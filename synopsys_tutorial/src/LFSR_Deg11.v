==> flow/design.v <==
module FF
#(
   parameter DATA_WIDTH = 6    
 )
 (   
   input                       Clk_CI,   
   input                       Rst_RBI,  
   input                       WrEn_SI,  
   input      [DATA_WIDTH-1:0] D_DI,     
   output reg [DATA_WIDTH-1:0] Q_DO      
 );
 always@(posedge Clk_CI or negedge Rst_RBI)
   if(~Rst_RBI)
     Q_DO <= 0;
   else if(WrEn_SI)
     Q_DO <= D_DI;
endmodule
module LFSR_DegEleven_One
#(
   parameter DEGREE = 11  
)
(
   input Clk_CI,  
   input Rst_RBI,  
   input WrEn_SI,  
   input SeedWr_DI,  
   input [DEGREE-1:0] Seed_DI,  
   output LFSR_DO  
);
wire tap_A, out_11_10, out_1110_8, out_11108_7, out_111087_5, out_1110875_4;
wire out_11108754_3, out_111087543_1;
wire LFSR_Out;
wire [DEGREE-1:0] LFSR_Mux_In, LFSR_Mux_Out;
 Mux2_1 #(
   .DATA_WIDTH ( DEGREE )
 )
 Mux
 (
   .A_DI (LFSR_Mux_In),
   .B_DI (Seed_DI),
   .Sel_DI (SeedWr_DI),
   .MuxOut_DO (LFSR_Mux_Out)
 );
 FF #(
   .DATA_WIDTH ( 1 )
 )
 DFFK
 (
   .Clk_CI  ( Clk_CI  ),
   .Rst_RBI ( Rst_RBI ),
   .WrEn_SI ( WrEn_SI ),
   .D_DI    ( LFSR_Mux_Out[10]),
   .Q_DO    ( LFSR_Mux_In[9])
 ); 
 FF #(
   .DATA_WIDTH ( 1 )
 )
 DFFJ
 (
   .Clk_CI  ( Clk_CI  ),
   .Rst_RBI ( Rst_RBI ),
   .WrEn_SI ( WrEn_SI ),
   .D_DI    ( LFSR_Mux_Out[9]),
   .Q_DO    ( LFSR_Mux_In[8])
 );
 FF #(
   .DATA_WIDTH ( 1 )
 )
 DFFI
 (
   .Clk_CI  ( Clk_CI  ),
   .Rst_RBI ( Rst_RBI ),
   .WrEn_SI ( WrEn_SI ),
   .D_DI    ( LFSR_Mux_Out[8]),
   .Q_DO    ( LFSR_Mux_In[7])
 );
 FF #(
   .DATA_WIDTH ( 1 )
 )
 DFFH
 (
   .Clk_CI  ( Clk_CI  ),
   .Rst_RBI ( Rst_RBI ),
   .WrEn_SI ( WrEn_SI ),
   .D_DI    ( LFSR_Mux_Out[7]),
   .Q_DO    ( LFSR_Mux_In[6])
 );
 FF #(
   .DATA_WIDTH ( 1 )
 )
 DFFG
 (
   .Clk_CI  ( Clk_CI  ),
   .Rst_RBI ( Rst_RBI ),
   .WrEn_SI ( WrEn_SI ),
   .D_DI    ( LFSR_Mux_Out[6]),
   .Q_DO    ( LFSR_Mux_In[5])
 );
 FF #(
   .DATA_WIDTH ( 1 )
 )
 DFFF
 (
   .Clk_CI  ( Clk_CI  ),
   .Rst_RBI ( Rst_RBI ),
   .WrEn_SI ( WrEn_SI ),
   .D_DI    ( LFSR_Mux_Out[5]),
   .Q_DO    ( LFSR_Mux_In[4])
 );
 FF #(
   .DATA_WIDTH ( 1 )
 )
 DFFE
 (
   .Clk_CI  ( Clk_CI  ),
   .Rst_RBI ( Rst_RBI ),
   .WrEn_SI ( WrEn_SI ),
   .D_DI    ( LFSR_Mux_Out[4]),
   .Q_DO    ( LFSR_Mux_In[3])
 );
 FF #(
   .DATA_WIDTH ( 1 )
 )
 DFFD
 (
   .Clk_CI  ( Clk_CI  ),
   .Rst_RBI ( Rst_RBI ),
   .WrEn_SI ( WrEn_SI ),
   .D_DI    ( LFSR_Mux_Out[3]),
   .Q_DO    ( LFSR_Mux_In[2])
 );
 FF #(
   .DATA_WIDTH ( 1 )
 )
 DFFC
 (
   .Clk_CI  ( Clk_CI  ),
   .Rst_RBI ( Rst_RBI ),
   .WrEn_SI ( WrEn_SI ),
   .D_DI    ( LFSR_Mux_Out[2]),
   .Q_DO    ( LFSR_Mux_In[1])
 );
 FF #(
   .DATA_WIDTH ( 1 )
 )
 DFFB
 (
   .Clk_CI  ( Clk_CI  ),
   .Rst_RBI ( Rst_RBI ),
   .WrEn_SI ( WrEn_SI ),
   .D_DI    ( LFSR_Mux_Out[1]),
   .Q_DO    ( LFSR_Mux_In[0])
 );
 FF #(
   .DATA_WIDTH ( 1 )
 )
 DFFA
 (
   .Clk_CI  ( Clk_CI  ),
   .Rst_RBI ( Rst_RBI ),
   .WrEn_SI ( WrEn_SI ),
   .D_DI    ( LFSR_Mux_Out[0]),
   .Q_DO    ( tap_A)
 );
 Xor #(
   .DATA_WIDTH ( 1 )
 )
 XORA
 (
   .A_DI    ( LFSR_Mux_In[0]),
   .B_DI    ( tap_A),
   .Xor_DO  ( out_11_10)
 );
 Xor #(
   .DATA_WIDTH ( 1 )
 )
 XORB
 (
   .A_DI    ( LFSR_Mux_In[2]),
   .B_DI    ( out_11_10),
   .Xor_DO  ( out_1110_8)
 );
 Xor #(
   .DATA_WIDTH ( 1 )
 )
 XORC
 (
   .A_DI    ( LFSR_Mux_In[3]),
   .B_DI    ( out_1110_8),
   .Xor_DO  ( out_11108_7)
 );
 Xor #(
   .DATA_WIDTH ( 1 )
 )
 XORD
 (
   .A_DI    ( LFSR_Mux_In[5]),
   .B_DI    ( out_11108_7),
   .Xor_DO  ( out_111087_5)
 );
 Xor #(
   .DATA_WIDTH ( 1 )
 )
 XORE
 (
   .A_DI    ( LFSR_Mux_In[6]),
   .B_DI    ( out_111087_5),
   .Xor_DO  ( out_1110875_4)
 );
 Xor #(
   .DATA_WIDTH ( 1 )
 )
 XORF
 (
   .A_DI    ( LFSR_Mux_In[7]),
   .B_DI    ( out_1110875_4),
   .Xor_DO  ( out_11108754_3)
 );
 Xor #(
   .DATA_WIDTH ( 1 )
 )
 XORG
 (
   .A_DI    ( LFSR_Mux_In[9]),
   .B_DI    ( out_11108754_3),
   .Xor_DO  ( out_111087543_1)
 );
 Xor #(
   .DATA_WIDTH ( 1 )
 )
 XORH
 (
   .A_DI    ( LFSR_Mux_In[9]),
   .B_DI    ( out_111087543_1),
   .Xor_DO  ( LFSR_Out)
 );
 assign LFSR_Mux_In[10] = LFSR_Out;
 FF #(
   .DATA_WIDTH ( 1 )
 )
 LFSRReg
 (
   .Clk_CI  ( Clk_CI  ),
   .Rst_RBI ( Rst_RBI ),
   .WrEn_SI ( WrEn_SI ),
   .D_DI    ( LFSR_Out),
   .Q_DO    ( LFSR_DO  )
 ); 
endmodule
module Mux2_1
#(
   parameter DATA_WIDTH = 7    
 )
 (   
   input [DATA_WIDTH-1:0] A_DI,     
   input [DATA_WIDTH-1:0] B_DI,     
   input                  Sel_DI,   
   output [DATA_WIDTH-1:0] MuxOut_DO  
 );
 assign MuxOut_DO = Sel_DI ? B_DI : A_DI;
endmodule
module Xor
#(
   parameter DATA_WIDTH = 1  
)
(
   input [DATA_WIDTH-1:0] A_DI,
   input [DATA_WIDTH-1:0] B_DI,
   output [DATA_WIDTH-1:0] Xor_DO
);
   assign Xor_DO = A_DI ^ B_DI; 
endmodule
# Reports on LFSR_DegEleven_One
# Tool output for the design above, in the order of the flow.
# Line numbers count from 1 in the design file above.
# Library cell names are shortened.
# The mark n/a stands for no value.
# inputs
design	LFSR_DegEleven_One
clock_port	Clk_CI
lib	sky130hd
pvt_corner	tt_025C_1v80

# Word level
# Source: Yosys, flattened and elaborated, memories not mapped. Widths are those after wreduce; folded enables and synchronous resets count as part of the registers. Registers that Yosys merges into a memory's read port (data or address) are not register bits. Print and check cells do not count. Equal cells are merged and count once.
# op_classes
n_addsub	0
mul	0
div_mod_pow	0
n_cmp	0
equal	0
shifts	0
mux	1
bitwise	8
reduce_logical	0
# op_table
op	count
2-to-1 mux 11 bit	1
bitwise XOR 1 bit	8
# word_totals
register_bits	12
latchBits	0
ramBits	0
rom_bits	0
clocked_rd_ports_x_width	0
n_memories	0
input_bits	15
output_inout_bits	1
elab_cells	21

# Logic depth
# Depth = most cells in a row (Yosys ltp): at word level without a register or memory, in the mapped netlist without a sequential cell, where the memories' decode and read muxes count.
# depth
ltp_word	9
abc_area	0
mapped_depth	3
depth_no_buf	3

# Netlist
# The flow's flattened synthesis, as Yosys stat reports it; memories are mapped. The netlist is that of the ABC_AREA named above (0 if unset); the other value can give another one.
# types
type	count	area_total_um2
dfrtp_1	12	300.288
mux2i_1	10	100.096
a21oi_1	10	50.048
xnor3_1	2	45.043
nor2_1	10	37.536
xnor2_2	1	16.266
mux2_4	1	15.014
a31o_2	1	8.758
xnor2_1	1	8.758
clkbuf_1	2	7.507
inv_1	2	7.507
buf_2	1	5.005
nand3_1	1	5.005
o21ai_0	1	5.005
# synth_totals
mapped_cells	55
area_mm2	0.0006118
seqArea_mm2	0.0003003
ff_cells	12
buffers	3
# By module: a second synthesis without flattening, with its own total; a netlist apart from the flattened one above.
# hier_totals
cells_unflattened	44
area_unflattened_mm2	0.0007232
# Rows give one instance, submodules left out.
# by_module
module	instances	n_cells	area_mm2
FF #(DATA_WIDTH=1)	12	2	0.00004
Mux2_1 #(DATA_WIDTH=11)	1	12	0.0001727
Xor #(DATA_WIDTH=1)	8	1	0.0000088
LFSR_DegEleven_One	1	0	0

# Timing after synthesis
# OpenSTA on the mapped netlist: ideal clock, no wires. The path of least setup slack (recovery checks aside). Input and output delay are each 20% of the period. Register names are those of the netlist, which keeps one name where synthesis merged equal registers.
# synth_path
path_kind	flip-flop to flip-flop
start	register DFFE.Q_DO
end	register LFSRReg.Q_DO
clock_period_ns	1.65
launch_ns	0.000
arrival_ns	1.186
slack_ns	0.339
delay_ns	1.311
stages	4
synth_period_reached_ns	1.311
# "delay_ns" is the arrival time less input delay plus setup time.
# "stages" counts driving pins, that of a launching flip-flop among them; a cell with two outputs on the path counts twice.
# "synth_period_reached_ns" is the clock period less the worst setup slack; recovery checks do not enter. This is arithmetic on one report: input and output delays are still those of the set period (20% each).
# Between the ends stands the longest chain of elaborated cells between them, by number of cells; it is not shown to be the way that was timed. Of several equally long chains one is given.
# Each line given opens the expression or statement behind the cell; cells for indexed reads and writes are added by Yosys, which also makes memories of some case tables.
# synth_via
path_cell_list	dfrtp_1 > xnor2_1 > xnor3_1 > mux2_4
elab_chain_cells	6
cells_between	6
classes_between	logic: 6
# synth_rtl
element	line_no	text
start, declared	10	output reg [DATA_WIDTH-1:0] Q_DO
start, assigned	14	Q_DO <= 0;
start, assigned	16	Q_DO <= D_DI;
bitwise XOR 1 bit x6	271	assign Xor_DO = A_DI ^ B_DI;
end, assigned	14
end, assigned	16
end, declared	10

# Worst path after layout
# From the final timing report of flow run 1: the path of least setup slack in the routed layout; clock arrival at registers is part of the times.
# layout_path
path_kind	flip-flop to flip-flop
start	register DFFE.Q_DO
end	register LFSRReg.Q_DO
clock_period_ns	1.46
launch_ns	0.27
arrival_ns	1.55
slack_ns	0.07
stages	4
# Between the ends stands the longest chain of elaborated cells between them, by number of cells; it is not shown to be the way that was timed. Of several equally long chains one is given.
# layout_via
path_cell_list	dfrtp_1 > xnor2_1 > xnor3_1 > mux2_4
elab_chain_cells	6
cells_between	6
classes_between	logic: 6
# layout_rtl
element	line_no	text
start, declared	10	output reg [DATA_WIDTH-1:0] Q_DO
start, assigned	14	Q_DO <= 0;
start, assigned	16	Q_DO <= D_DI;
bitwise XOR 1 bit x6	271	assign Xor_DO = A_DI ^ B_DI;
end, assigned	14
end, assigned	16
end, declared	10

# Measured results for LFSR_DegEleven_One: 2 stored runs of the Yosys and OpenROAD flow on sky130hd. The settings differ; the order carries no meaning. The constraints put input and output delay at 20% of the set period each and load the outputs with 0.01 pF.
# "achieved_clock_period_ns" is the run's clock period less its worst setup slack. It is reckoned from that one timing run; input and output delays stay at 20% of the period that was set.
# "worst_path_ns" is the time allowed to the run's worst setup path (the clock period less input and output delay, where it has them) less its slack. Clock arrival times count: a late capture clock shortens it, a late launch clock lengthens it.
# "power.total_mw" rests on the timing tool's default activity at the inputs, not on a simulated workload.
# Settings: . = not set for that run.
name,flow run 1,flow run 2
period_ns,1.46,1.42
CORE_UTILIZATION,43,52
CAP_MARGIN,20,20
CORE_MARGIN,2,2
SLEW_MARGIN,20,0
PLACE_DENSITY_LB_ADDON,.,0.25
GPL_ROUTABILITY_DRIVEN,.,1
CTS_CLUSTER_DIAMETER,.,242
MAX_ROUTING_LAYER,.,met4
total_negative_slack_ns,0.000,0.000
power.total_mw,1.005,1.034
final_cell_area_mm2,0.0008583,0.0008521
fin_ws_ns,0.065,0.059
achieved_clock_period_ns,1.395,1.361
worst_path_ns,1.39,1.36
worstPathKind,flip-flop to flip-flop,flip-flop to flip-flop
post_synth_area_mm2,0.0006118,0.0006118
die_footprint_mm2,0.0017406,0.0014669
layout_utilization_pct,65.1,77.7
