==> flow/design.v <==
module Add
#(
   parameter DATA_WIDTH = 12    
 )
 (   
   input [DATA_WIDTH-1:0] A_DI,     
   input [DATA_WIDTH-1:0] B_DI,     
   input                  Cin_DI,   
   output [DATA_WIDTH-1:0] Sum_DO,  
   output                  Cout_DO  
 );
 assign {Cout_DO, Sum_DO} = A_DI + B_DI + Cin_DI;
endmodule
module FF
#(
   parameter DATA_WIDTH = 6    
 )
 (   
   input                       Clk_CI,   
   input                       Rst_RBI,  
   input                       WrEn_SI,  
   input      [DATA_WIDTH-1:0] D_DI,     
   output reg [DATA_WIDTH-1:0] Q_DO      
 );
 always@(posedge Clk_CI or negedge Rst_RBI)
   if(~Rst_RBI)
     Q_DO <= 0;
   else if(WrEn_SI)
     Q_DO <= D_DI;
endmodule
module RegisteredAdd
#(
   parameter DATA_WIDTH = 12    
 )
 ( 
   input                  Clk_CI,   
   input                  Rst_RBI,  
   input                  WrEn_SI,  
   input [DATA_WIDTH-1:0] A_DI,     
   input [DATA_WIDTH-1:0] B_DI,     
   input                  Cin_DI,   
   output [DATA_WIDTH-1:0] Sum_DO,  
   output                  Cout_DO  
 );
 wire [DATA_WIDTH-1:0] A_D, B_D, Sum_D;
 wire                  Cin_D, Cout_D;
 FF #(
   .DATA_WIDTH ( DATA_WIDTH )
 )
 AReg
 (
   .Clk_CI  ( Clk_CI  ),
   .Rst_RBI ( Rst_RBI ),
   .WrEn_SI ( WrEn_SI ),
   .D_DI    ( A_DI    ),
   .Q_DO    ( A_D     )
 );
 FF #(
   .DATA_WIDTH ( DATA_WIDTH )
 )
 BReg
 (
   .Clk_CI  ( Clk_CI  ),
   .Rst_RBI ( Rst_RBI ),
   .WrEn_SI ( WrEn_SI ),
   .D_DI    ( B_DI    ),
   .Q_DO    ( B_D     )
 );
 FF #(
   .DATA_WIDTH ( 1 )
 )
 CinReg
 (
   .Clk_CI  ( Clk_CI  ),
   .Rst_RBI ( Rst_RBI ),
   .WrEn_SI ( WrEn_SI ),
   .D_DI    ( Cin_DI  ),
   .Q_DO    ( Cin_D   )
 ); 
 Add #(
   .DATA_WIDTH ( DATA_WIDTH )
 )
 Adder
 (
   .A_DI    ( A_D    ),
   .B_DI    ( B_D    ),
   .Cin_DI  ( Cin_D  ),
   .Sum_DO  ( Sum_D  ),
   .Cout_DO ( Cout_D )
 );  
 FF #(
   .DATA_WIDTH ( DATA_WIDTH )
 )
 SumReg
 (
   .Clk_CI  ( Clk_CI  ),
   .Rst_RBI ( Rst_RBI ),
   .WrEn_SI ( WrEn_SI ),
   .D_DI    ( Sum_D   ),
   .Q_DO    ( Sum_DO  )
 ); 
 FF #(
   .DATA_WIDTH ( 1 )
 )
 CoutReg
 (
   .Clk_CI  ( Clk_CI  ),
   .Rst_RBI ( Rst_RBI ),
   .WrEn_SI ( WrEn_SI ),
   .D_DI    ( Cout_D  ),
   .Q_DO    ( Cout_DO )
 );
endmodule
---- Reports on RegisteredAdd ----
What the tools print for RegisteredAdd, step after step.
Lines are those of the file above, counted from 1.
The mark - stands for no value.
set-up
  design top .............................. RegisteredAdd
  clock input ............................. Clk_CI
  library ................................. sky130hd
  library corner .......................... tt_025C_1v80

---- After elaboration ----
Yosys after proc, flatten, opt, wreduce and memory -nomap, before mapping. Enables and synchronous resets that opt folds into registers are not counted as muxes. Memory bits, and registers merged into a memory's read port (data or address), are not among the register bits. Print and check cells are not counted. Equal cells are merged and count once.
storage and ports
  flip-flop bits (word level) ............. 38
  output and inout bits ................... 13
  word-level cells ........................ 7
cells by class
  $add $sub $neg .......................... 2
operators by type and width
  cell                                       number
  12-bit by 12-bit adder with 13-bit output  1
  13-bit by 1-bit adder with 13-bit output   1

---- Depth ----
Depth = most cells in a row (Yosys ltp): at word level without a register or memory, in the mapped netlist without a sequential cell, where the memories' decode and read muxes count.
logic depth
  depth after elaboration ................. 2
  ABC_AREA ................................ 0
  gate-level depth with buffers ........... 6

---- Synthesis result ----
Yosys stat after the flow's synthesis: flattened, memories mapped to cells. It holds for the ABC_AREA given above (unset counts as 0); a run with the other value may have another netlist.
synthesis totals
  standard cells after synthesis .......... 167
  synthesis area .......................... 0.0020094 mm²
  sequential part of the area ............. 0.0009509 mm²
  mapped flip-flops ....................... 38
  buffer cells ............................ 6
cell types
  cell                       number  area in all (µm²)
  sky130_fd_sc_hd__dfrtp_1   38      950.912
  sky130_fd_sc_hd__mux2_2    29      326.563
  sky130_fd_sc_hd__ha_1      11      137.632
  sky130_fd_sc_hd__a21oi_1   10      50.048
  sky130_fd_sc_hd__fa_1      2       40.038
  sky130_fd_sc_hd__nand2_1   10      37.536
  sky130_fd_sc_hd__nand3_1   6       30.029
  sky130_fd_sc_hd__nor2_1    7       26.275
  sky130_fd_sc_hd__a211oi_2  2       25.024
  sky130_fd_sc_hd__nand4_1   4       25.024
  sky130_fd_sc_hd__o211ai_2  2       25.024
  sky130_fd_sc_hd__a211oi_1  3       22.522
  sky130_fd_sc_hd__a21o_1    3       22.522
  sky130_fd_sc_hd__buf_2     4       20.019
  sky130_fd_sc_hd__o21ai_0   4       20.019
  sky130_fd_sc_hd__and3_1    3       18.768
  sky130_fd_sc_hd__a211o_1   2       17.517
  sky130_fd_sc_hd__a21o_2    2       17.517
Other cell types: 23; their cells: 25.
The figures by module come from a second, unflattened synthesis with its own total; it is not the netlist above.
unflattened totals
  cell total of the unflattened synthesis .. 162
  area total of the unflattened synthesis .. 0.0021796 mm²
Each row is one instance without its submodules.
by module
  module               instances  cells  area (mm²)  sequential area (mm²)
  FF (DATA_WIDTH=12)   3          25     0.0004842   0.0003003
  Add (DATA_WIDTH=12)  1          83     0.0006469   0
  FF (DATA_WIDTH=1)    2          2      0.00004     0.000025
  RegisteredAdd        1          0      0           0

---- Timing after synthesis ----
OpenSTA on the mapped netlist: ideal clock, no wires. The path of least setup slack (recovery checks aside). Input and output delay are each 20% of the period. Register names are those of the netlist, which keeps one name where synthesis merged equal registers.
path post-synthesis
  path kind ............................... reg-to-reg
  start point ............................. reg AReg.Q_DO[0]
  end point ............................... reg SumReg.Q_DO[6]
  period .................................. 3.05 ns
  library setup time ...................... 0.126 ns
  data arrival time ....................... 1.997 ns
  slack ................................... 0.927 ns
  delay of the path ....................... 2.123 ns
  stages on the path ...................... 7
  period reached after synthesis .......... 2.123 ns
"delay of the path" = arrival - input delay + setup time.
"stages on the path" counts driving pins, that of a launching flip-flop among them; a cell with two outputs on the path counts twice.
"period reached after synthesis" = period - worst setup slack (recovery checks aside). The figure is calculated, with input and output delays left at 20% of the set period.
The rows between start and end are the longest chain of elaborated cells between them; the timing report does not say that the signal goes this way. Where chains are equally long, one stands for them.
A line is the first line of the expression or statement that the cell stems from. Yosys adds cells for indexed reads and writes and turns some case tables into memories.
between the ends, post-synthesis
  cell sequence ........................... sky130_fd_sc_hd__dfrtp_1 > sky130_fd_sc_hd__fa_1 > sky130_fd_sc_hd__fa_1 > sky130_fd_sc_hd__a211oi_2 > sky130_fd_sc_hd__o21bai_1 > sky130_fd_sc_hd__a211oi_1 > sky130_fd_sc_hd__o2bb2ai_1
  length of the longest elaborated chain .. 2
ends and longest elaborated chain, post-synthesis
  item                                       line  text
  from (decl)                                23    output reg [DATA_WIDTH-1:0] Q_DO
  from (assign)                              27    Q_DO <= 0;
  from (assign)                              29    Q_DO <= D_DI;
  12-bit by 12-bit adder with 13-bit output  12    assign {Cout_DO, Sum_DO} = A_DI + B_DI + Cin_DI;
  13-bit by 1-bit adder with 13-bit output   12
  to (assign)                                27
  to (assign)                                29
  to (decl)                                  23

---- Timing after layout ----
From the final timing report of run 1: the path of least setup slack in the routed layout; clock arrival at registers is part of the times.
path after layout
  path kind ............................... reg-to-reg
  start point ............................. reg AReg.Q_DO[0]
  end point ............................... reg SumReg.Q_DO[10]
  period .................................. 2.79 ns
  library setup time ...................... 0.06 ns
  data arrival time ....................... 2.48 ns
  slack ................................... 0.53 ns
  stages on the path ...................... 7
The rows between start and end are the longest chain of elaborated cells between them; the timing report does not say that the signal goes this way. Where chains are equally long, one stands for them.
between the ends, after layout
  cell sequence ........................... sky130_fd_sc_hd__dfrtp_1 > sky130_fd_sc_hd__fa_1 > sky130_fd_sc_hd__fa_1 > sky130_fd_sc_hd__a211oi_2 > sky130_fd_sc_hd__o21ai_2 > sky130_fd_sc_hd__a211o_1 > sky130_fd_sc_hd__nand4_1
  length of the longest elaborated chain .. 2
ends and longest elaborated chain, after layout
  item                                       line  text
  from (decl)                                23    output reg [DATA_WIDTH-1:0] Q_DO
  from (assign)                              27    Q_DO <= 0;
  from (assign)                              29    Q_DO <= D_DI;
  12-bit by 12-bit adder with 13-bit output  12    assign {Cout_DO, Sum_DO} = A_DI + B_DI + Cin_DI;
  13-bit by 1-bit adder with 13-bit output   12
  to (assign)                                27
  to (assign)                                29
  to (decl)                                  23

Ticket comment

Measured data: module RegisteredAdd, platform sky130hd, 2 stored runs of the flow under differing settings, order arbitrary. Input and output delays are each 20% of the period that was set; the output load is 0.01 pF.
"period achieved": clock period set for the run, less the worst setup slack. It is reckoned from that one timing run; input and output delays stay at 20% of the period that was set.
"time used up by the worst setup path" means the part of the period allowed to the worst setup path (the constraints hold back 20% at inputs and 20% at outputs) less its slack; where the path has registers, the arrival times of their clocks count too.
"total power after layout" rests on the timing tool's default activity at the inputs, not on a simulated workload.

======== run 1 ========
==> flow/run.sh <==
#!/bin/bash
# the make line also repeats the synthesis and layout settings of config.mk as NAME=value (left out here)
make -C /OpenROAD-flow-scripts/flow DESIGN_CONFIG=/design/flow/config.mk WORK_HOME=/design/flow/orfs CLKGATE_MAP_FILE= finish
==> flow/config.mk <==
export PLATFORM = sky130hd
export DESIGN_NAME = RegisteredAdd
export DESIGN_NICKNAME = RegisteredAdd
export VERILOG_FILES = /design/flow/design.v
export SDC_FILE = /design/flow/constraint.sdc
export NUM_CORES = 4
export LEC_CHECK = 0
export ABC_AREA = 0
export CAP_MARGIN = 20
export CELL_PAD_IN_SITES_DETAIL_PLACEMENT = 0
export CORE_MARGIN = 2
export CORE_UTILIZATION = 44
export CTS_CLUSTER_SIZE = 28
export MIN_ROUTING_LAYER = met1
export PLACE_DENSITY_LB_ADDON = 0.13
export SLEW_MARGIN = 10
export TNS_END_PERCENT = 90
==> flow/constraint.sdc <==
create_clock -name core_clock -period 2.79 [get_ports {Clk_CI}]
set_input_delay 0.5580 -clock core_clock [delete_from_list [all_inputs] [get_ports {Clk_CI}]]
set_output_delay 0.5580 -clock core_clock [all_outputs]
set_load 0.01 [all_outputs]

-------- measured, run 1 --------
  final setup TNS ......................... 0.000 ns
  time used up by the worst setup path .... 2.26 ns
  critical path kind ...................... reg-to-reg
  total power after layout ................ 1.648 mW
  area of the standard cells in the finished layout .. 0.0025287 mm²
  lowest setup slack ...................... 0.534 ns
  netlist area reported by Yosys .......... 0.0020094 mm²
  utilization after routing ............... 0.577
  die footprint ........................... 0.0051237 mm²
  period achieved ......................... 2.256 ns

======== run 2 ========
==> flow/run.sh <==
#!/bin/bash
# the make line also repeats the synthesis and layout settings of config.mk as NAME=value (left out here)
make -C /OpenROAD-flow-scripts/flow DESIGN_CONFIG=/design/flow/config.mk WORK_HOME=/design/flow/orfs CLKGATE_MAP_FILE= finish
==> flow/config.mk <==
export PLATFORM = sky130hd
export DESIGN_NAME = RegisteredAdd
export DESIGN_NICKNAME = RegisteredAdd
export VERILOG_FILES = /design/flow/design.v
export SDC_FILE = /design/flow/constraint.sdc
export NUM_CORES = 4
export LEC_CHECK = 0
export CAP_MARGIN = 20
export CORE_MARGIN = 2
export CORE_UTILIZATION = 40
export SLEW_MARGIN = 20
==> flow/constraint.sdc <==
create_clock -name core_clock -period 1.99 [get_ports {Clk_CI}]
set_input_delay 0.3980 -clock core_clock [delete_from_list [all_inputs] [get_ports {Clk_CI}]]
set_output_delay 0.3980 -clock core_clock [all_outputs]
set_load 0.01 [all_outputs]

-------- measured, run 2 --------
  netlist area reported by Yosys .......... 0.0020094 mm²
  final setup TNS ......................... -0.053 ns
  period achieved ......................... 2.025 ns
  area of the standard cells in the finished layout .. 0.0026413 mm²
  utilization after routing ............... 0.552
  lowest setup slack ...................... -0.035 ns
  die footprint ........................... 0.0056063 mm²
  total power after layout ................ 2.417 mW
  time used up by the worst setup path .... 2.02 ns
  critical path kind ...................... reg-to-reg
