==> flow/design.v <==
module FF
#(
   parameter DATA_WIDTH = 6    
 )
 (   
   input                       Clk_CI,   
   input                       Rst_RBI,  
   input                       WrEn_SI,  
   input      [DATA_WIDTH-1:0] D_DI,     
   output reg [DATA_WIDTH-1:0] Q_DO      
 );
 always@(posedge Clk_CI or negedge Rst_RBI)
   if(~Rst_RBI)
     Q_DO <= 0;
   else if(WrEn_SI)
     Q_DO <= D_DI;
endmodule
module LFSR_DegThirtyFive
#(
   parameter DEGREE = 35  
)
(
   input Clk_CI,  
   input Rst_RBI,  
   input WrEn_SI,  
   input SeedWr_DI,  
   input [DEGREE-1:0] Seed_DI,  
   output LFSR_DO  
);
wire tap_A;
wire LFSR_Out;
wire [DEGREE-1:0] LFSR_Mux_In, LFSR_Mux_Out;
 Mux2_1 #(
   .DATA_WIDTH ( DEGREE )
 )
 Mux
 (
   .A_DI (LFSR_Mux_In),
   .B_DI (Seed_DI),
   .Sel_DI (SeedWr_DI),
   .MuxOut_DO (LFSR_Mux_Out)
 );
 FF #(
   .DATA_WIDTH ( 1 )
 )
 DFFAI
 (
   .Clk_CI  ( Clk_CI  ),
   .Rst_RBI ( Rst_RBI ),
   .WrEn_SI ( WrEn_SI ),
   .D_DI    ( LFSR_Mux_Out[34]),
   .Q_DO    ( LFSR_Mux_In[33])
 ); 
 FF #(
   .DATA_WIDTH ( 1 )
 )
 DFFAH
 (
   .Clk_CI  ( Clk_CI  ),
   .Rst_RBI ( Rst_RBI ),
   .WrEn_SI ( WrEn_SI ),
   .D_DI    ( LFSR_Mux_Out[33]),
   .Q_DO    ( LFSR_Mux_In[32])
 );
 FF #(
   .DATA_WIDTH ( 1 )
 )
 DFFAG
 (
   .Clk_CI  ( Clk_CI  ),
   .Rst_RBI ( Rst_RBI ),
   .WrEn_SI ( WrEn_SI ),
   .D_DI    ( LFSR_Mux_Out[32]),
   .Q_DO    ( LFSR_Mux_In[31])
 ); 
 FF #(
   .DATA_WIDTH ( 1 )
 )
 DFFAF
 (
   .Clk_CI  ( Clk_CI  ),
   .Rst_RBI ( Rst_RBI ),
   .WrEn_SI ( WrEn_SI ),
   .D_DI    ( LFSR_Mux_Out[31]),
   .Q_DO    ( LFSR_Mux_In[30])
 );
 FF #(
   .DATA_WIDTH ( 1 )
 )
 DFFAE
 (
   .Clk_CI  ( Clk_CI  ),
   .Rst_RBI ( Rst_RBI ),
   .WrEn_SI ( WrEn_SI ),
   .D_DI    ( LFSR_Mux_Out[30]),
   .Q_DO    ( LFSR_Mux_In[29])
 ); 
 FF #(
   .DATA_WIDTH ( 1 )
 )
 DFFAD
 (
   .Clk_CI  ( Clk_CI  ),
   .Rst_RBI ( Rst_RBI ),
   .WrEn_SI ( WrEn_SI ),
   .D_DI    ( LFSR_Mux_Out[29]),
   .Q_DO    ( LFSR_Mux_In[28])
 );
 FF #(
   .DATA_WIDTH ( 1 )
 )
 DFFAC
 (
   .Clk_CI  ( Clk_CI  ),
   .Rst_RBI ( Rst_RBI ),
   .WrEn_SI ( WrEn_SI ),
   .D_DI    ( LFSR_Mux_Out[28]),
   .Q_DO    ( LFSR_Mux_In[27])
 ); 
 FF #(
   .DATA_WIDTH ( 1 )
 )
 DFFAB
 (
   .Clk_CI  ( Clk_CI  ),
   .Rst_RBI ( Rst_RBI ),
   .WrEn_SI ( WrEn_SI ),
   .D_DI    ( LFSR_Mux_Out[27]),
   .Q_DO    ( LFSR_Mux_In[26])
 );
 FF #(
   .DATA_WIDTH ( 1 )
 )
 DFFAA
 (
   .Clk_CI  ( Clk_CI  ),
   .Rst_RBI ( Rst_RBI ),
   .WrEn_SI ( WrEn_SI ),
   .D_DI    ( LFSR_Mux_Out[26]),
   .Q_DO    ( LFSR_Mux_In[25])
 ); 
 FF #(
   .DATA_WIDTH ( 1 )
 )
 DFFZ
 (
   .Clk_CI  ( Clk_CI  ),
   .Rst_RBI ( Rst_RBI ),
   .WrEn_SI ( WrEn_SI ),
   .D_DI    ( LFSR_Mux_Out[25]),
   .Q_DO    ( LFSR_Mux_In[24])
 );
 FF #(
   .DATA_WIDTH ( 1 )
 )
 DFFY
 (
   .Clk_CI  ( Clk_CI  ),
   .Rst_RBI ( Rst_RBI ),
   .WrEn_SI ( WrEn_SI ),
   .D_DI    ( LFSR_Mux_Out[24]),
   .Q_DO    ( LFSR_Mux_In[23])
 ); 
 FF #(
   .DATA_WIDTH ( 1 )
 )
 DFFX
 (
   .Clk_CI  ( Clk_CI  ),
   .Rst_RBI ( Rst_RBI ),
   .WrEn_SI ( WrEn_SI ),
   .D_DI    ( LFSR_Mux_Out[23]),
   .Q_DO    ( LFSR_Mux_In[22])
 );
 FF #(
   .DATA_WIDTH ( 1 )
 )
 DFFW
 (
   .Clk_CI  ( Clk_CI  ),
   .Rst_RBI ( Rst_RBI ),
   .WrEn_SI ( WrEn_SI ),
   .D_DI    ( LFSR_Mux_Out[22]),
   .Q_DO    ( LFSR_Mux_In[21])
 ); 
 FF #(
   .DATA_WIDTH ( 1 )
 )
 DFFV
 (
   .Clk_CI  ( Clk_CI  ),
   .Rst_RBI ( Rst_RBI ),
   .WrEn_SI ( WrEn_SI ),
   .D_DI    ( LFSR_Mux_Out[21]),
   .Q_DO    ( LFSR_Mux_In[20])
 );
 FF #(
   .DATA_WIDTH ( 1 )
 )
 DFFU
 (
   .Clk_CI  ( Clk_CI  ),
   .Rst_RBI ( Rst_RBI ),
   .WrEn_SI ( WrEn_SI ),
   .D_DI    ( LFSR_Mux_Out[20]),
   .Q_DO    ( LFSR_Mux_In[19])
 ); 
 FF #(
   .DATA_WIDTH ( 1 )
 )
 DFFT
 (
   .Clk_CI  ( Clk_CI  ),
   .Rst_RBI ( Rst_RBI ),
   .WrEn_SI ( WrEn_SI ),
   .D_DI    ( LFSR_Mux_Out[19]),
   .Q_DO    ( LFSR_Mux_In[18])
 );
 FF #(
   .DATA_WIDTH ( 1 )
 )
 DFFS
 (
   .Clk_CI  ( Clk_CI  ),
   .Rst_RBI ( Rst_RBI ),
   .WrEn_SI ( WrEn_SI ),
   .D_DI    ( LFSR_Mux_Out[18]),
   .Q_DO    ( LFSR_Mux_In[17])
 ); 
 FF #(
   .DATA_WIDTH ( 1 )
 )
 DFFR
 (
   .Clk_CI  ( Clk_CI  ),
   .Rst_RBI ( Rst_RBI ),
   .WrEn_SI ( WrEn_SI ),
   .D_DI    ( LFSR_Mux_Out[17]),
   .Q_DO    ( LFSR_Mux_In[16])
 );
 FF #(
   .DATA_WIDTH ( 1 )
 )
 DFFQ
 (
   .Clk_CI  ( Clk_CI  ),
   .Rst_RBI ( Rst_RBI ),
   .WrEn_SI ( WrEn_SI ),
   .D_DI    ( LFSR_Mux_Out[16]),
   .Q_DO    ( LFSR_Mux_In[15])
 ); 
 FF #(
   .DATA_WIDTH ( 1 )
 )
 DFFP
 (
   .Clk_CI  ( Clk_CI  ),
   .Rst_RBI ( Rst_RBI ),
   .WrEn_SI ( WrEn_SI ),
   .D_DI    ( LFSR_Mux_Out[15]),
   .Q_DO    ( LFSR_Mux_In[14])
 );
 FF #(
   .DATA_WIDTH ( 1 )
 )
 DFFO
 (
   .Clk_CI  ( Clk_CI  ),
   .Rst_RBI ( Rst_RBI ),
   .WrEn_SI ( WrEn_SI ),
   .D_DI    ( LFSR_Mux_Out[14]),
   .Q_DO    ( LFSR_Mux_In[13])
 ); 
 FF #(
   .DATA_WIDTH ( 1 )
 )
 DFFN
 (
   .Clk_CI  ( Clk_CI  ),
   .Rst_RBI ( Rst_RBI ),
   .WrEn_SI ( WrEn_SI ),
   .D_DI    ( LFSR_Mux_Out[13]),
   .Q_DO    ( LFSR_Mux_In[12])
 );
 FF #(
   .DATA_WIDTH ( 1 )
 )
 DFFM
 (
   .Clk_CI  ( Clk_CI  ),
   .Rst_RBI ( Rst_RBI ),
   .WrEn_SI ( WrEn_SI ),
   .D_DI    ( LFSR_Mux_Out[12]),
   .Q_DO    ( LFSR_Mux_In[11])
 ); 
 FF #(
   .DATA_WIDTH ( 1 )
 )
 DFFL
 (
   .Clk_CI  ( Clk_CI  ),
   .Rst_RBI ( Rst_RBI ),
   .WrEn_SI ( WrEn_SI ),
   .D_DI    ( LFSR_Mux_Out[11]),
   .Q_DO    ( LFSR_Mux_In[10])
 ); 
 FF #(
   .DATA_WIDTH ( 1 )
 )
 DFFK
 (
   .Clk_CI  ( Clk_CI  ),
   .Rst_RBI ( Rst_RBI ),
   .WrEn_SI ( WrEn_SI ),
   .D_DI    ( LFSR_Mux_Out[10]),
   .Q_DO    ( LFSR_Mux_In[9])
 ); 
 FF #(
   .DATA_WIDTH ( 1 )
 )
 DFFJ
 (
   .Clk_CI  ( Clk_CI  ),
   .Rst_RBI ( Rst_RBI ),
   .WrEn_SI ( WrEn_SI ),
   .D_DI    ( LFSR_Mux_Out[9]),
   .Q_DO    ( LFSR_Mux_In[8])
 );
 FF #(
   .DATA_WIDTH ( 1 )
 )
 DFFI
 (
   .Clk_CI  ( Clk_CI  ),
   .Rst_RBI ( Rst_RBI ),
   .WrEn_SI ( WrEn_SI ),
   .D_DI    ( LFSR_Mux_Out[8]),
   .Q_DO    ( LFSR_Mux_In[7])
 );
 FF #(
   .DATA_WIDTH ( 1 )
 )
 DFFH
 (
   .Clk_CI  ( Clk_CI  ),
   .Rst_RBI ( Rst_RBI ),
   .WrEn_SI ( WrEn_SI ),
   .D_DI    ( LFSR_Mux_Out[7]),
   .Q_DO    ( LFSR_Mux_In[6])
 );
 FF #(
   .DATA_WIDTH ( 1 )
 )
 DFFG
 (
   .Clk_CI  ( Clk_CI  ),
   .Rst_RBI ( Rst_RBI ),
   .WrEn_SI ( WrEn_SI ),
   .D_DI    ( LFSR_Mux_Out[6]),
   .Q_DO    ( LFSR_Mux_In[5])
 );
 FF #(
   .DATA_WIDTH ( 1 )
 )
 DFFF
 (
   .Clk_CI  ( Clk_CI  ),
   .Rst_RBI ( Rst_RBI ),
   .WrEn_SI ( WrEn_SI ),
   .D_DI    ( LFSR_Mux_Out[5]),
   .Q_DO    ( LFSR_Mux_In[4])
 );
 FF #(
   .DATA_WIDTH ( 1 )
 )
 DFFE
 (
   .Clk_CI  ( Clk_CI  ),
   .Rst_RBI ( Rst_RBI ),
   .WrEn_SI ( WrEn_SI ),
   .D_DI    ( LFSR_Mux_Out[4]),
   .Q_DO    ( LFSR_Mux_In[3])
 );
 FF #(
   .DATA_WIDTH ( 1 )
 )
 DFFD
 (
   .Clk_CI  ( Clk_CI  ),
   .Rst_RBI ( Rst_RBI ),
   .WrEn_SI ( WrEn_SI ),
   .D_DI    ( LFSR_Mux_Out[3]),
   .Q_DO    ( LFSR_Mux_In[2])
 );
 FF #(
   .DATA_WIDTH ( 1 )
 )
 DFFC
 (
   .Clk_CI  ( Clk_CI  ),
   .Rst_RBI ( Rst_RBI ),
   .WrEn_SI ( WrEn_SI ),
   .D_DI    ( LFSR_Mux_Out[2]),
   .Q_DO    ( LFSR_Mux_In[1])
 );
 FF #(
   .DATA_WIDTH ( 1 )
 )
 DFFB
 (
   .Clk_CI  ( Clk_CI  ),
   .Rst_RBI ( Rst_RBI ),
   .WrEn_SI ( WrEn_SI ),
   .D_DI    ( LFSR_Mux_Out[1]),
   .Q_DO    ( LFSR_Mux_In[0])
 );
 FF #(
   .DATA_WIDTH ( 1 )
 )
 DFFA
 (
   .Clk_CI  ( Clk_CI  ),
   .Rst_RBI ( Rst_RBI ),
   .WrEn_SI ( WrEn_SI ),
   .D_DI    ( LFSR_Mux_Out[0]),
   .Q_DO    ( tap_A)
 );
 Xor #(
   .DATA_WIDTH ( 1 )
 )
 XORA
 (
   .A_DI    ( LFSR_Mux_In[33]),
   .B_DI    ( tap_A),
   .Xor_DO  ( LFSR_Out)
 );
 assign LFSR_Mux_In[34] = LFSR_Out;
 FF #(
   .DATA_WIDTH ( 1 )
 )
 LFSRReg
 (
   .Clk_CI  ( Clk_CI  ),
   .Rst_RBI ( Rst_RBI ),
   .WrEn_SI ( WrEn_SI ),
   .D_DI    ( LFSR_Out),
   .Q_DO    ( LFSR_DO  )
 ); 
endmodule
module Mux2_1
#(
   parameter DATA_WIDTH = 7    
 )
 (   
   input [DATA_WIDTH-1:0] A_DI,     
   input [DATA_WIDTH-1:0] B_DI,     
   input                  Sel_DI,   
   output [DATA_WIDTH-1:0] MuxOut_DO  
 );
 assign MuxOut_DO = Sel_DI ? B_DI : A_DI;
endmodule
module Xor
#(
   parameter DATA_WIDTH = 1  
)
(
   input [DATA_WIDTH-1:0] A_DI,
   input [DATA_WIDTH-1:0] B_DI,
   output [DATA_WIDTH-1:0] Xor_DO
);
   assign Xor_DO = A_DI ^ B_DI; 
endmodule
# Step by step through the tools: LFSR_DegThirtyFive
# The steps from the RTL of LFSR_DegThirtyFive to its reports follow in flow order.
# Line numbers count from 1 in the design file above.
# Operators carry their Yosys type and port widths (W data, S select, Z words).
# Library cell names are shortened.
# Not given: n/a
# design
design	LFSR_DegThirtyFive
clk_port	Clk_CI
lib	sky130hd
pvt_corner	tt_025C_1v80

# Word-level counts
# Yosys after proc, flatten, opt, wreduce and memory -nomap, before mapping. Enables and synchronous resets that opt folds into registers are not counted as muxes. Memory bits, and registers merged into a memory's read port (data or address), are not among the register bits. Print and check cells are not counted. Equal cells are merged and count once.
# op_classes
n_addsub	0
multipliers	0
div	0
compare	0
eq_ne	0
shifts	0
muxes	1
bitwise	1
reduce_and_logical	0
# op_table
cell	count
$mux W35	1
$xor A1 B1 Y1	1
# bits
register_bits	36
latch_bits	0
ramBits	0
romBits	0
clocked_rd_ports_x_width	0
memories	0
wordCells	38

# Longest topological paths
# Depth = most cells in a row (Yosys ltp): at word level without a register or memory, in the mapped netlist without a sequential cell, where the memories' decode and read muxes count.
# logic_depth
word_depth	2
ABC_AREA	0
depth_mapped	4
mapped_depth_nobuf	2

# Netlist
# Yosys stat after the flow's synthesis: flattened, memories mapped to cells. It holds for the ABC_AREA given above (unset counts as 0); a run with the other value may have another netlist.
# synth_totals
stdcells	157
mapped_area_um2	1682.9
seq_area_um2	900.9
flip_flops	36
# by_type
cell_type	count	area_total_um2
dfrtp_1	36	900.864
mux2i_1	34	340.326
a21oi_1	35	175.168
nor2_1	35	131.376
buf_8	3	45.043
buf_2	5	25.024
and4bb_1	1	12.512
buf_6	1	11.261
clkbuf_1	3	11.261
a211o_1	1	8.758
xnor2_1	1	8.758
and3_2	1	7.507
o21ai_0	1	5.005
# By module: a second synthesis without flattening, with its own total; a netlist apart from the flattened one above.
# unflattened
hier_cells	112
area_unflattened_um2	2028.2
# Rows give one instance, submodules left out.
# by_module
module	n_inst	cells	area_um2
FF (DATA_WIDTH=1)	36	2	40.0
Mux2_1 (DATA_WIDTH=35)	1	39	578.1
Xor (DATA_WIDTH=1)	1	1	8.8
LFSR_DegThirtyFive	1	0	0.0

# Worst setup path after synthesis
# Path of least setup slack by OpenSTA after synthesis, without wires, with an ideal clock, recovery checks aside; 20% of the period is set as input and as output delay. Where synthesis merged equal registers, the netlist keeps one of their names.
# synth_timing
path_kind	register to register
start	register DFFA.Q_DO
end	register DFFAI.Q_DO
tclk_ns	1.0
setup_time_ns	0.124
t_first_pin_ns	0.000
arrival_time_ns	0.775
required_ns	0.876
setup_slack_ns	0.101
delay_ns	0.899
path_stages	3
path_buffers	0
period_less_setup_slack_ns	0.899
# "delay_ns" is the arrival time less input delay plus setup time.
# "path_stages": output pins that drive a net of the path, with the launching flip-flop's if there is one; two outputs of one cell count as two.
# "period_less_setup_slack_ns" is the clock period less the worst setup slack; recovery checks do not enter. This is arithmetic on one report: input and output delays are still those of the set period (20% each).
# The rows between start and end are the longest chain of elaborated cells between them; the timing report does not say that the signal goes this way. Where chains are equally long, one stands for them.
# Each line given opens the expression or statement behind the cell; cells for indexed reads and writes are added by Yosys, which also makes memories of some case tables.
# synth_between
cell_sequence	dfrtp_1 and4bb_1 a211o_1
elab_chain_len	2
cone_cells	2
cone_classes	mux (1); logic (1)
# synth_rtl
element	line	rtl
start: declaration	10	output reg [DATA_WIDTH-1:0] Q_DO
start: assignment	14	Q_DO <= 0;
start: assignment	16	Q_DO <= D_DI;
$xor A1 B1 Y1	471	assign Xor_DO = A_DI ^ B_DI;
$mux W35	460	assign MuxOut_DO = Sel_DI ? B_DI : A_DI;
end: assignment	14
end: assignment	16
end: declaration	10

# Worst path after layout
# From the final timing report of flow run A: the path of least setup slack in the routed layout; clock arrival at registers is part of the times.
# layout_timing
path_kind	register to output
start	register LFSRReg.Q_DO
end	output port LFSR_DO
tclk_ns	0.837
output_delay_ns	0.17
t_first_pin_ns	0.28
arrival_time_ns	0.80
required_ns	0.67
setup_slack_ns	-0.13
path_stages	2
path_buffers	1
# layout_between
cell_sequence	dfrtp_1 buf_2
elab_chain_len	0
cone_cells	0
# layout_rtl
element	line	rtl
start: declaration	10	output reg [DATA_WIDTH-1:0] Q_DO
start: assignment	14	Q_DO <= 0;
start: assignment	16	Q_DO <= D_DI;
end: declaration	28	output LFSR_DO

Subject: LFSR_DegThirtyFive on sky130hd, stored results

Hello all,

Module LFSR_DegThirtyFive, platform sky130hd: 2 stored runs of the flow (Yosys, OpenROAD) with differing settings, in no particular order. Input and output delays are each 20% of the period that was set; the output load is 0.01 pF.
By "total_power_mw" is meant OpenSTA's value without simulated activity: inputs other than the clock are taken to toggle once in ten clock periods, and the tool carries that through the logic.

Flow run A, flow files:
==> flow/run.sh <==
#!/bin/bash
# the make line also repeats the synthesis and layout settings of config.mk as NAME=value (left out here)
make -C /OpenROAD-flow-scripts/flow DESIGN_CONFIG=/design/flow/config.mk WORK_HOME=/design/flow/orfs CLKGATE_MAP_FILE= finish
==> flow/config.mk <==
export PLATFORM = sky130hd
export DESIGN_NAME = LFSR_DegThirtyFive
export DESIGN_NICKNAME = LFSR_DegThirtyFive
export VERILOG_FILES = /design/flow/design.v
export SDC_FILE = /design/flow/constraint.sdc
export NUM_CORES = 4
export LEC_CHECK = 0
export CAP_MARGIN = 20
export CORE_MARGIN = 7
export CORE_UTILIZATION = 28
export CTS_CLUSTER_SIZE = 78
export MAX_ROUTING_LAYER = met4
export PLACE_DENSITY_LB_ADDON = 0.11
export SETUP_SLACK_MARGIN = -0.06
export SLEW_MARGIN = 20
export TNS_END_PERCENT = 40
==> flow/constraint.sdc <==
create_clock -name core_clock -period 0.837 [get_ports {Clk_CI}]
set_input_delay 0.1674 -clock core_clock [delete_from_list [all_inputs] [get_ports {Clk_CI}]]
set_output_delay 0.1674 -clock core_clock [all_outputs]
set_load 0.01 [all_outputs]

==> results of flow run A, as CSV <==
result,value
yosys_chip_area_um2,1682.9
total_die_area_um2,8376.8
cell_area_final_um2,2288.4
setup_ws_ns,-0.127
fin_tns_ns,-0.275
total_power_mw,4.160

Flow run B, flow files:
==> flow/run.sh <==
#!/bin/bash
# the make line also repeats the synthesis and layout settings of config.mk as NAME=value (left out here)
make -C /OpenROAD-flow-scripts/flow DESIGN_CONFIG=/design/flow/config.mk WORK_HOME=/design/flow/orfs CLKGATE_MAP_FILE= finish
==> flow/config.mk <==
export PLATFORM = sky130hd
export DESIGN_NAME = LFSR_DegThirtyFive
export DESIGN_NICKNAME = LFSR_DegThirtyFive
export VERILOG_FILES = /design/flow/design.v
export SDC_FILE = /design/flow/constraint.sdc
export NUM_CORES = 4
export LEC_CHECK = 0
export CAP_MARGIN = 30
export CELL_PAD_IN_SITES_GLOBAL_PLACEMENT = 3
export CORE_MARGIN = 10
export CORE_UTILIZATION = 27
export CTS_CLUSTER_DIAMETER = 36
export GPL_ROUTABILITY_DRIVEN = 0
export MAX_ROUTING_LAYER = met5
export MIN_ROUTING_LAYER = met1
export PLACE_DENSITY_LB_ADDON = 0.21
export SETUP_SLACK_MARGIN = -0.0
export SLEW_MARGIN = 15
==> flow/constraint.sdc <==
create_clock -name core_clock -period 0.551 [get_ports {Clk_CI}]
set_input_delay 0.1102 -clock core_clock [delete_from_list [all_inputs] [get_ports {Clk_CI}]]
set_output_delay 0.1102 -clock core_clock [all_outputs]
set_load 0.01 [all_outputs]

==> results of flow run B, as CSV <==
result,value
yosys_chip_area_um2,1682.9
total_die_area_um2,9791.1
cell_area_final_um2,2336.0
setup_ws_ns,-0.385
fin_tns_ns,-6.287
total_power_mw,6.943

Thanks
